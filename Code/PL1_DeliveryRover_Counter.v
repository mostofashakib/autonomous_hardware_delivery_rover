==> flow/design.v <==
`timescale 1ns / 1ps
module PL1_DeliveryRover_Counter(
    input clock,
    output reg [19:0] counter
    );
    always@(posedge clock) begin
           counter <= counter + 1;
    end
endmodule
* From RTL to reports: PL1_DeliveryRover_Counter
What the tools print for PL1_DeliveryRover_Counter, step after step.
Line numbers count from 1 in the design file above.
Cell names lack the library's common part.
Not given: -
- Top module :: PL1_DeliveryRover_Counter
- Clock port :: clock
- Cell library :: sky130hd
- Corner :: tt_025C_1v80

* Elaborated design
Counts by Yosys on the flattened word-level netlist (proc, flatten, opt, wreduce; memories kept). Register bits leave out memories and registers merged into their read ports (data or address); mux counts leave out enables and synchronous resets folded into registers. Print and check cells are left out. Cells with the same type and inputs are merged into one.
- Bits in registers :: 20
- Input bits :: 1
- Output and inout bits :: 20
- Word-level cells :: 2
- Add/subtract/negate cells :: 1
** Operator list (count)
- 20-bit by 1-bit adder with 20-bit output with constant B :: 1

* Longest topological paths
Depth = most cells in a row (Yosys ltp): at word level without a register or memory, in the mapped netlist without a sequential cell, where the memories' decode and read muxes count.
- Depth after elaboration :: 1
- ABC_AREA :: 0
- Gate-level depth with buffers :: 5
- Depth with buffers taken out :: 5

* After synthesis
Yosys stat after the flow's synthesis: flattened, memories mapped to cells. It holds for the ABC_AREA given above (unset counts as 0); a run with the other value may have another netlist.
** Cells by type
- dfxtp_1 :: count 20, total area 400.384 um2
- xnor2_1 :: count 9, total area 78.826 um2
- xor2_1 :: count 9, total area 78.826 um2
- nand3_1 :: count 6, total area 30.029 um2
- nand2_1 :: count 7, total area 26.275 um2
- nand4_4 :: count 1, total area 21.27 um2
- nor4_4 :: count 1, total area 21.27 um2
- nand4_1 :: count 3, total area 18.768 um2
- nor2_1 :: count 5, total area 18.768 um2
- and3_1 :: count 2, total area 12.512 um2
- ha_1 :: count 1, total area 12.512 um2
- nor3_2 :: count 1, total area 10.01 um2
- and4_1 :: count 1, total area 8.758 um2
- inv_1 :: count 2, total area 7.507 um2
- nor4_1 :: count 1, total area 6.256 um2
- nor3_1 :: count 1, total area 5.005 um2
- Standard cells after synthesis :: 70
- Synthesis area :: 757.0 um2
- Sequential part of the area :: 400.4 um2
- Mapped flip-flops :: 20
- Buffer cells :: 0

* Timing after synthesis
OpenSTA on the mapped netlist: ideal clock, no wires. The path of least setup slack (recovery checks aside). Input and output delay are each 20% of the period. Register names are those of the netlist, which keeps one name where synthesis merged equal registers.
- Path type :: register -> register
- Start :: register counter[0]
- End :: register counter[14]
- Period :: 2030 ps
- Library setup time :: 122 ps
- Launch time at the first pin :: 0 ps
- Data arrival time :: 1356 ps
- Data required time :: 1908 ps
- Setup slack :: 552 ps
- Path delay :: 1478 ps
- Driving pins on the path :: 6
- Buffers on the path :: 0
- Synthesis period reached :: 1478 ps
"path delay" is the arrival time less input delay plus setup time.
"driving pins on the path": output pins that drive a net of the path, with the launching flip-flop's if there is one; two outputs of one cell count as two.
"synthesis period reached" = period - worst setup slack (recovery checks aside). The figure is calculated, with input and output delays left at 20% of the set period.
Between the ends stands the longest chain of elaborated cells between them, by number of cells; it is not shown to be the way that was timed. Of several equally long chains one is given.
Each line given opens the expression or statement behind the cell; cells for indexed reads and writes are added by Yosys, which also makes memories of some case tables.
- Path through :: dfxtp_1 > ha_1 > nand3_1 > nor3_2 > nand3_1 > xnor2_1
- Cells in the longest elaborated chain :: 1
- Elaborated cells on any way between the ends :: 1
- Source lines of those cells :: 1
- Classes of those cells :: add/sub: 1
** Ends and longest elaborated chain, post-synthesis
- start, declared :: line 4 : output reg [19:0] counter
- start, assigned :: line 7 : counter <= counter + 1;
- 20-bit by 1-bit adder with 20-bit output :: line 7
- end, assigned :: line 7
- end, declared :: line 4

* Path in the finished layout
From the final timing report of job 1: the path of least setup slack in the routed layout; clock arrival at registers is part of the times.
The report prints the path's times to 10 ps; the period is as set.
- Path type :: register -> output
- Start :: register counter[2]
- End :: output counter[2]
- Period :: 1760 ps
- External output delay :: 350 ps
- Launch time at the first pin :: 290 ps
- Data arrival time :: 1010 ps
- Data required time :: 1410 ps
- Setup slack :: 390 ps
- Driving pins on the path :: 2
- Buffers on the path :: 1
- Path through :: dfxtp_2 > dlygate4sd2_1
- Cells in the longest elaborated chain :: 0
- Elaborated cells on any way between the ends :: 0
- Source lines of those cells :: 0
** Ends and longest elaborated chain, post-layout
- start, declared :: line 4 : output reg [19:0] counter
- start, assigned :: line 7 : counter <= counter + 1;
- end, declared :: line 4

Below are 2 stored runs of the flow (Yosys, OpenROAD; platform sky130hd) on PL1_DeliveryRover_Counter, each with its settings and what was measured, unordered. Constraints: input delay and output delay 20% of the set period each, output load 0.01 pF.
"clock period reached" is the run's clock period less its worst setup slack. It is reckoned from that one timing run; input and output delays stay at 20% of the period that was set.
"worst path time" is the time allowed to the run's worst setup path (the clock period less input and output delay, where it has them) less its slack. Clock arrival times count: a late capture clock shortens it, a late launch clock lengthens it.
By "total power of the final layout" is meant OpenSTA's value without simulated activity: inputs other than the clock are taken to toggle once in ten clock periods, and the tool carries that through the logic.
"worst path time" is known to 10 ps.

** Job 1
- Settings :: period_ns=1.76; CORE_UTILIZATION=30; SETUP_SLACK_MARGIN=0.32; CORE_MARGIN=4; CELL_PAD_IN_SITES_GLOBAL_PLACEMENT=2; GPL_TIMING_DRIVEN=1; GPL_ROUTABILITY_DRIVEN=0; CTS_CLUSTER_DIAMETER=317; CAP_MARGIN=30; SLEW_MARGIN=5; MAX_ROUTING_LAYER=met5
- Setup slack of the worst path :: 395 ps
- Worst path time :: 1,010 ps
- Worst setup path kind :: register -> output
- Utilization of the finished layout :: 46.4 %
- Final worst hold slack :: 457 ps
- Mapped cell area after synthesis :: 757.0 um2
- Die area :: 3,390.7 um2
- Clock period reached :: 1,365 ps
- Total power of the final layout :: 711 µW

** Job 2
- Settings :: period_ns=1.45; CORE_UTILIZATION=43; SETUP_SLACK_MARGIN=0.17; PLACE_DENSITY_LB_ADDON=0.08; CELL_PAD_IN_SITES_GLOBAL_PLACEMENT=2; ABC_AREA=1; GPL_ROUTABILITY_DRIVEN=0; CTS_CLUSTER_SIZE=17; SLEW_MARGIN=30; MIN_ROUTING_LAYER=met2; MAX_ROUTING_LAYER=met4; CAP_MARGIN=20; CORE_MARGIN=2
- Outcome :: stopped before the end: placement reported FLW-0024
