==> flow/design.v <==
`timescale 1ns / 1ps
module PL1_DeliveryRover_CurrentLimiter(
    input clock,
    input PIN_sens0,    
    input PIN_sens1,	 
	input end_reset,
	output reg reset,
	output LED_reset
    );
		reg test_positive;
		reg [18:0] delay;  
		reg delayToggle;
        initial begin
			test_positive = 0;
			delay = 0;
        end
        always@(posedge clock) begin                
            if(end_reset == 1)
				reset = 0;
            if(PIN_sens0 || PIN_sens1)
                delayToggle = 1;	 
            if(delayToggle)
                delay <= delay + 1;
             if(delay >= 19'b1111111111111100000)  
                begin
                    if(PIN_sens0 || PIN_sens1)
                        begin
                            reset = 1;
                            delayToggle = 1;
                            delay <= 0;
                        end
                     else
                        begin
                            delayToggle = 0;
                            delay <= 0;
                        end
                end
        end
	assign LED_reset = reset;
endmodule
`timescale 1ns / 1ps
module PL1_DeliveryRover_Display(
    input clock,
    input reset,	 
	input [2:0] speedLeft,
	input [2:0] speedRight,
	input [3:0] direction,
    output SEG_A,SEG_B,SEG_C,SEG_D,SEG_E,SEG_F,SEG_G,SEG_DP,
	output DIG_0,DIG_1,DIG_2,DIG_3
    );
		reg [17:0] digits_counter;  
		localparam multiplexing_count = 18; 
		reg [7:0] word_temp;
		reg [3:0] digit;
		initial begin
			digits_counter = 0;
			word_temp = 0;
			digit = 0;
        end
         always@(posedge clock) begin
			digits_counter <= digits_counter + 1;
			case(digits_counter[multiplexing_count-1:multiplexing_count-2])
				2'b00 : digit = 4'b1110;
				2'b01 : digit = 4'b1101;
				2'b10 : digit = 4'b1011;
				2'b11 : digit = 4'b0111;
			endcase
			case(digit)
				4'b1110:  
					case(direction)
						4'b0000 : begin
							if(reset == 1)  
								word_temp = 8'b10101111;  
						end
						4'b0110 : word_temp = 8'b10000011;  
						4'b1001 : word_temp = 8'b10001110;  
						4'b0101 : word_temp = 8'b10101111;  
						4'b1010 : word_temp = 8'b11000111;  
						default : word_temp = 8'b10111111;
					endcase
				4'b1101: begin 
				    if(reset == 1)  
				        word_temp = 8'b10000110;
				    else
                        case(speedRight)  
                            3'd0 : word_temp = 8'b11000000;  
                            3'd1 : word_temp = 8'b11001111;  
                            3'd2 : word_temp = 8'b10100100;  
                            3'd3 : word_temp = 8'b10110000;  
                            3'd4 : word_temp = 8'b10011001;  
                            3'd5 : word_temp = 8'b10010010;  
                            3'd6 : word_temp = 8'b10000010;  
                            3'd7 : word_temp = 8'b11111000;  
                        endcase
				end
				4'b1011 : begin
				    case(direction)
						4'b0000 :begin 
							if(reset == 1)  
								word_temp = 8'b11100011;
						end
						4'b0110 : word_temp = 8'b10000011;  
						4'b1001 : word_temp = 8'b10001110;  
						4'b0101 : word_temp = 8'b10101111;  
						4'b1010 : word_temp = 8'b11000111;  
						default : word_temp = 8'b10111111;
					endcase
                end
				4'b0111 : begin
				    if(reset == 1)  
				        word_temp = 8'b11000000;
					else
                        case(speedLeft)  
                            3'd0 : word_temp = 8'b11000000;  
                            3'd1 : word_temp = 8'b11001111;  
                            3'd2 : word_temp = 8'b10100100;  
                            3'd3 : word_temp = 8'b10110000;  
                            3'd4 : word_temp = 8'b10011001;  
                            3'd5 : word_temp = 8'b10010010;  
                            3'd6 : word_temp = 8'b10000010;  
                            3'd7 : word_temp = 8'b11111000;  
                        endcase
                end
			endcase
        end
	assign {SEG_DP,SEG_G,SEG_F,SEG_E,SEG_D,SEG_C,SEG_B,SEG_A} = word_temp;
	assign {DIG_3,DIG_2,DIG_1,DIG_0} = digit;
endmodule
`timescale 1ns / 1ps
module PL1_DeliveryRover_InputControl(
    input SW0,SW1,SW2,SW3,SW4,SW5,SW6,SW7,
	output reg [7:0] state,
	output reg end_reset,
    output LED0,LED1,LED2,LED3,LED4,LED5,LED6,LED7
    );
        reg [7:0] lights;
        initial begin
			state = 0;
			lights = 0;
			end_reset = 0;
        end
        always @ (*) begin
			state = {SW7,SW6,SW5,SW4,SW3,SW2,SW1,SW0};
			end_reset = SW7;
			lights = {SW7,SW6,SW5,SW4,SW3,SW2,SW1,SW0};
        end
	assign LED0 = lights[0];
	assign LED1 = lights[1];
	assign LED2 = lights[2];
	assign LED3 = lights[3];
	assign LED4 = lights[4];
	assign LED5 = lights[5];
	assign LED6 = lights[6];
	assign LED7 = lights[7];                   
endmodule
`timescale 1ns / 1ps
module PL1_DeliveryRover_MotorDriver(
    input reset,
	input [7:0] state,
	output reg [3:0] direction,
	output reg [2:0] speedLeft,
	output reg [2:0] speedRight,
    output PIN_IN0,PIN_IN1,PIN_IN2,PIN_IN3
    );
		localparam stop = 'd0;
		localparam forward_fast = 'd1;
		localparam forward_slow = 'd2;
		localparam backward_fast = 'd3;
		localparam backward_slow = 'd4;
		localparam right_pivot = 'd5;
		localparam right_slow = 'd6;
		localparam left_pivot = 'd7;
		localparam left_slow = 'd8;
		localparam stop_control = 4'b0000;
		localparam forward_control = 4'b1001;  
		localparam backward_control = 4'b0110;
		localparam right_pivot_control = 4'b0101;
		localparam left_pivot_control = 4'b1010;
		localparam speed_fast = 3'b111;
		localparam speed_slow = 3'b100;
        initial begin
			direction = 0;
			speedLeft = 0;
			speedRight = 0;
        end
        always @ (*) begin
            if(reset) begin
                direction = 0;
                speedLeft = 0;
                speedRight = 0;
                end
            else
			case(state)
				stop : begin
					direction = 0;
					speedLeft = 0;
					speedRight = 0;
				end
				forward_fast : begin
					direction = forward_control;
					speedLeft = speed_fast;
					speedRight = speed_fast;
				end
				forward_slow : begin
					direction = forward_control;
					speedLeft = speed_slow;
					speedRight = speed_slow;
				end
				backward_fast : begin
					direction = backward_control;
					speedLeft = speed_fast;
					speedRight = speed_fast;
				end
				backward_slow : begin
					direction = backward_control;
					speedLeft = speed_slow;
					speedRight = speed_slow;
				end
				right_pivot : begin
					direction = right_pivot_control;
					speedLeft = speed_fast;
					speedRight = speed_fast;
				end
				right_slow : begin
					direction = forward_control;
					speedLeft = speed_slow;
					speedRight = speed_fast;
				end
				left_pivot : begin
					direction = left_pivot_control;
					speedLeft = speed_fast;
					speedRight = speed_fast;
				end
				left_slow : begin
					direction = forward_control;
					speedLeft = speed_fast;
					speedRight = speed_slow;
				end
				default : begin
					direction = 0;
					speedLeft = 0;
					speedRight = 0;
				end
			endcase
        end
	assign PIN_IN0 = direction[0];
	assign PIN_IN1 = direction[1];
	assign PIN_IN2 = direction[2];
	assign PIN_IN3 = direction[3];
endmodule
`timescale 1ns / 1ps
module PL1_DeliveryRover_PWM(
	input clock,
	input reset,
	input speedLeft,
	input speedRight,
	output PIN_EN0,PIN_EN1
    );
        reg temp_PWM_left;
		reg temp_PWM_right;
        reg [19:0] widthLeft;
		reg [19:0] widthRight;
		reg [19:0] counter;
        initial begin
            counter = 0;
			widthLeft = 0;
			widthRight = 0;
			temp_PWM_left = 0;
			temp_PWM_right = 0;
        end
        always@(posedge clock) begin
			if(reset)
                counter <= 0;
            else
                counter <= counter + 1;
			if(counter < widthLeft)
                temp_PWM_left <= 1;
            else
                temp_PWM_left <= 0;
			if(counter < widthRight)
                temp_PWM_right <= 1;
            else
                temp_PWM_right <= 0;
        end
		always @ (*) begin
			case(speedLeft)
                3'd0 : widthLeft = 20'd0;        
                3'd1 : widthLeft = 20'd349524;   
                3'd2 : widthLeft = 20'd466033;   
                3'd3 : widthLeft = 20'd582541;   
                3'd4 : widthLeft = 20'd699049;   
                3'd5 : widthLeft = 20'd815558;   
                3'd6 : widthLeft = 20'd932066;   
                3'd7 : widthLeft = 20'd1040000;  
                default : widthLeft= 20'd0;
            endcase
			case(speedRight)
                3'd0 : widthRight = 20'd0;        
                3'd1 : widthRight = 20'd349524;   
                3'd2 : widthRight = 20'd466033;   
                3'd3 : widthRight = 20'd582541;   
                3'd4 : widthRight = 20'd699049;   
                3'd5 : widthRight = 20'd815558;   
                3'd6 : widthRight = 20'd932066;   
                3'd7 : widthRight = 20'd1040000;  
                default : widthRight= 20'd0;
            endcase
		end
	assign PIN_EN0 = temp_PWM_left;
	assign PIN_EN1 = temp_PWM_right;
endmodule
module system(
	input clock,
    input PIN_sens0,    
    input PIN_sens1,	 
    input SW0,SW1,SW2,SW3,SW4,SW5,SW6,SW7,
	output PIN_EN0,PIN_EN1,
    output PIN_IN0,PIN_IN1,PIN_IN2,PIN_IN3,
    output LED0,LED1,LED2,LED3,LED4,LED5,LED6,LED7,
    output LED_reset,
	output SEG_A,SEG_B,SEG_C,SEG_D,SEG_E,SEG_F,SEG_G,SEG_DP,
	output DIG_0,DIG_1,DIG_2,DIG_3
);
		wire [7:0] state;
        wire [2:0] speedLeft;
		wire [2:0] speedRight;
        wire [3:0] direction;
		wire reset;
		wire end_reset;
	PL1_DeliveryRover_PWM PWM1(
		.clock(clock),
		.reset(reset),
		.speedLeft(speedLeft[2:0]),
		.speedRight(speedRight[2:0]),
		.PIN_EN0(PIN_EN0), .PIN_EN1(PIN_EN1)
	);
	PL1_DeliveryRover_CurrentLimiter CurrentLimiter1(
		.clock(clock),
		.PIN_sens0(PIN_sens0),
		.PIN_sens1(PIN_sens1),
		.end_reset(end_reset),
		.reset(reset),
		.LED_reset(LED_reset)
	);
	PL1_DeliveryRover_InputControl InputControl1(
		.SW0(SW0), .SW1(SW1), .SW2(SW2), .SW3(SW3),
        .SW4(SW4), .SW5(SW5), .SW6(SW6), .SW7(SW7),
		.LED0(LED0),.LED1(LED1),.LED2(LED2),
		.LED3(LED3),.LED4(LED4),.LED5(LED5),
		.LED6(LED6),.LED7(LED7),
		.state(state[7:0]),
		.end_reset(end_reset)
	);
    PL1_DeliveryRover_MotorDriver MotorDriver1(
        .reset(reset),
		.state(state),
        .speedLeft(speedLeft[2:0]),
		.speedRight(speedRight[2:0]),
		.direction(direction[3:0]),
        .PIN_IN0(PIN_IN0), .PIN_IN1(PIN_IN1),
        .PIN_IN2(PIN_IN2), .PIN_IN3(PIN_IN3)
    );
    PL1_DeliveryRover_Display Display1(
        .clock(clock),
        .reset(reset),
		.speedLeft(speedLeft[2:0]),
		.speedRight(speedRight[2:0]),
		.direction(direction[3:0]),
        .SEG_A(SEG_A), 
        .SEG_B(SEG_B), 
        .SEG_C(SEG_C), 
        .SEG_D(SEG_D), 
        .SEG_E(SEG_E), 
        .SEG_F(SEG_F), 
        .SEG_G(SEG_G), 
        .SEG_DP(SEG_DP), 
        .DIG_0(DIG_0),
        .DIG_1(DIG_1),
        .DIG_2(DIG_2),
        .DIG_3(DIG_3)
     );
endmodule
* Reports on system
Tool output for the design above, in the order of the flow. Line numbers count from 1 in the design file above. Operators: Yosys type, input widths -> output width; for muxes data width and select width s. Library cell names are shortened. Not given: -
Set-up: top module system, clock clock, cell library sky130hd, library corner tt_025C_1v80

* Elaborated design
Source: Yosys, flattened and elaborated, memories not mapped. Widths are those after wreduce. Registers that Yosys merges into a memory's read port (data or address) are not register bits. Print and check cells do not count. Equal cells are merged and count once. Memory sizes are those after Yosys's memory passes, which may raise the word count (mostly to a power of two), join words into wider ones and drop unused or constant bits.
Operators by class: add/subtract/negate cells 3, order comparisons 3, equal/unequal tests 13, mux-type cells 22, bitwise operators 2, reduce/logical cells 6
Operators with widths (number):
- $pmux 20 s2 | 2
- $pmux 8 s5 | 2
- $lt 20x20->1 | 2
- $pmux 8 s4 | 1
- $mux 8 | 4
- $add 20x1->20 const B | 1
- $eq 4x4->1 const B | 5
- $add 19x1->19 const B | 1
- $ge 19x19->1 const B | 1
- $add 18x1->18 const B | 1
- $pmux 4 s4 | 1
- $eq 4x3->1 const B | 3
- $mux 10 | 1
- $logic_not 4->1 | 2
- $mux 1 | 8
- $ne 3x3->1 const B | 2
- $mux 3 | 2
- $eq 2x2->1 const B | 2
- $reduce_bool 4->1 | 1
- $mux 4 | 1
- $reduce_and 3->1 | 1
- $not 1->1 | 2
- $eq 2x1->1 const B | 1
- $logic_not 2->1 | 1
- $logic_or 1x1->1 | 1
Bit counts: flip-flop bits (word level) 73, bits in read-only memories 272, memories kept 3, input bits 11, output and inout bits 27
Memory list:
- (no name shown) | words 16, bits a word 10, read ports 1, wr ports 0, line 193 | case(state)
- (no name shown) | words 8, bits a word 7, read ports 1, wr ports 0, line 85 | case(speedRight)
- (no name shown) | words 8, bits a word 7, read ports 1, wr ports 0, line 113 | case(speedLeft)

* Longest topological paths
Yosys ltp: most cells in a row. Word level: on the elaborated netlist, between registers, memories and ports. Mapped: between sequential cells and ports; inverters and the memories' decode and read muxes count.
Depth: word-level depth 7, ABC_AREA 0, depth in mapped cells 11

* After synthesis
The flow's flattened synthesis, as Yosys stat reports it; memories are mapped. The netlist is that of the ABC_AREA named above (0 if unset); the other value can give another one. Totals and module areas in this step are rounded.
Synthesis totals: mapped cells 408, chip area (Yosys) 3750 um^2, sequential part of the area 1540 um^2, flip-flop cells 73, buffer cells 19
Cells by type:
- dfxtp_1 | number 65, total area 1.3E+03 um^2
- ha_1 | number 29, total area 362.848 um^2
- edfxtp_1 | number 8, total area 240.23 um^2
- xnor2_1 | number 23, total area 201.443 um^2
- xor2_1 | number 23, total area 201.443 um^2
- nor2_1 | number 52, total area 195.187 um^2
- nand3_1 | number 31, total area 155.149 um^2
- nand2_1 | number 29, total area 108.854 um^2
- o21ai_0 | number 18, total area 90.086 um^2
- and3_1 | number 13, total area 81.328 um^2
- nand4_1 | number 11, total area 68.816 um^2
- buf_4 | number 8, total area 60.058 um^2
- a2111oi_4 | number 2, total area 55.053 um^2
- nor3_1 | number 9, total area 45.043 um^2
- and4_1 | number 5, total area 43.792 um^2
- nand2b_1 | number 7, total area 43.792 um^2
- inv_1 | number 11, total area 41.29 um^2
- a21oi_1 | number 8, total area 40.038 um^2
Other cell types: 30; their cells: 56. By module: a second synthesis without flattening, with its own total; a netlist apart from the flattened one above.
Second synthesis, totals: cell total of the unflattened synthesis 460, area (unflattened synthesis) 4120 um^2
Rows give one instance, submodules left out.
Modules:
- PL1_DeliveryRover_Display | times used 1, cells 146, area 1490 um^2, sequential area 681 um^2
- PL1_DeliveryRover_PWM | times used 1, cells 155, area 1330 um^2, sequential area 440 um^2
- PL1_DeliveryRover_CurrentLimiter | times used 1, cells 108, area 941 um^2, sequential area 420 um^2
- PL1_DeliveryRover_MotorDriver | times used 1, cells 34, area 230 um^2, sequential area 0.0 um^2
- PL1_DeliveryRover_InputControl | times used 1, cells 17, area 128 um^2, sequential area 0.0 um^2
- system | times used 1, cells 0, area 0.0 um^2, sequential area 0.0 um^2

* Timing after synthesis
OpenSTA on the mapped netlist: ideal clock, no wires. The path of least setup slack (recovery checks aside). Input and output delay are each 20% of the period. Register names are those of the netlist, which keeps one name where synthesis merged equal registers.
Timing path post-synthesis: path type input-to-output, start point input SW5, end point output PIN_IN3, clock period 4.81 ns, input delay 0.962 ns, external output delay 0.962 ns, arrival 2.126 ns, required time 3.848 ns, slack 1.722 ns, delay of the path 1.164 ns, stages on the path 3, buffers on the path 0, synthesis period reached 3.088 ns
"delay of the path" = arrival - input delay + setup time. At an output port there is no setup time. "stages on the path" counts driving pins, that of a launching flip-flop among them; a cell with two outputs on the path counts twice. "synthesis period reached" is the clock period less the worst setup slack; recovery checks do not enter. This is arithmetic on one report: input and output delays are still those of the set period (20% each). Between the ends stands the longest chain of elaborated cells between them, by number of cells; it is not shown to be the way that was timed. Of several equally long chains one is given. A line is the first line of the expression or statement that the cell stems from. Yosys adds cells for indexed reads and writes and turns some case tables into memories.
On the way, post-synthesis: path through or4_4 a211o_1 a21oi_1, cells in the longest elaborated chain 3, elaborated cells between the ends (all ways) 3
Ends and longest elaborated chain, post-synthesis:
- start: declaration | line 316 | input SW0,SW1,SW2,SW3,SW4,SW5,SW6,SW7,
- $logic_not 4->1 | line 193 | case(state)
- $mux 10 | line 193
- $mux 4 | line 187 | if(reset) begin
- end: declaration | line 318 | output PIN_IN0,PIN_IN1,PIN_IN2,PIN_IN3,

* Timing after layout
From the final timing report of run 1: the path of least setup slack in the routed layout; clock arrival at registers is part of the times.
Timing path post-layout: path type input-to-output, start point input SW1, end point output PIN_IN1, clock period 4.63 ns, input delay 0.93 ns, external output delay 0.93 ns, arrival 3.31 ns, required time 3.70 ns, slack 0.40 ns, stages on the path 6, buffers on the path 2
Between the ends stands the longest chain of elaborated cells between them, by number of cells; it is not shown to be the way that was timed. Of several equally long chains one is given. A memory read counts as a cell of the chain, while the word-level depth stops at memories.
On the way, post-layout: path through clkdlybuf4s50_1 inv_1 ha_1 nand2b_1 a2111oi_4 clkdlybuf4s50_1, cells in the longest elaborated chain 3, elaborated cells between the ends (all ways) 3
Ends and longest elaborated chain, post-layout:
- start: declaration | line 316 | input SW0,SW1,SW2,SW3,SW4,SW5,SW6,SW7,
- $mem_v2 16x10 | line 193 | case(state)
- $mux 10 | line 193
- $mux 4 | line 187 | if(reset) begin
- end: declaration | line 318 | output PIN_IN0,PIN_IN1,PIN_IN2,PIN_IN3,

2 stored runs of system in the flow (synthesis by Yosys, layout by OpenROAD, sky130hd cells), in arbitrary order. Constraints: input delay and output delay 20% of the set period each, output load 0.01 pF.
"clock period achieved" is the run's clock period less its worst setup slack. It is reckoned from that one timing run; input and output delays stay at 20% of the period that was set.
By "power consumption" is meant OpenSTA's value without simulated activity: inputs other than the clock are taken to toggle once in ten clock periods, and the tool carries that through the logic.
Results are given in rounded form.

* Run 1 | settings: period_ns 4.63; CORE_UTILIZATION 59; SETUP_SLACK_MARGIN -0.05; PLACE_DENSITY_LB_ADDON 0.05; CORE_ASPECT_RATIO 0.79; CORE_MARGIN 7; CELL_PAD_IN_SITES_GLOBAL_PLACEMENT 1; TNS_END_PERCENT 30; ABC_AREA 0; CTS_CLUSTER_SIZE 61; CAP_MARGIN 20; SLEW_MARGIN 20 | results: post-synthesis cell area 3750 um^2; total die area 8800 um^2; standard-cell area after layout 4290 um^2; final worst hold slack 0.434 ns; clock period achieved 4.232 ns; power consumption 1600 uW; setup slack of the critical path 0.398 ns
* Run 2 | settings: period_ns 3.12; SETUP_SLACK_MARGIN 0.29; CAP_MARGIN 20; CORE_MARGIN 2; CORE_UTILIZATION 40; SLEW_MARGIN 20 | results: post-synthesis cell area 3750 um^2; total die area 10200 um^2; standard-cell area after layout 4750 um^2; final worst hold slack 0.432 ns; clock period achieved 2.769 ns; power consumption 2510 uW; setup slack of the critical path 0.351 ns
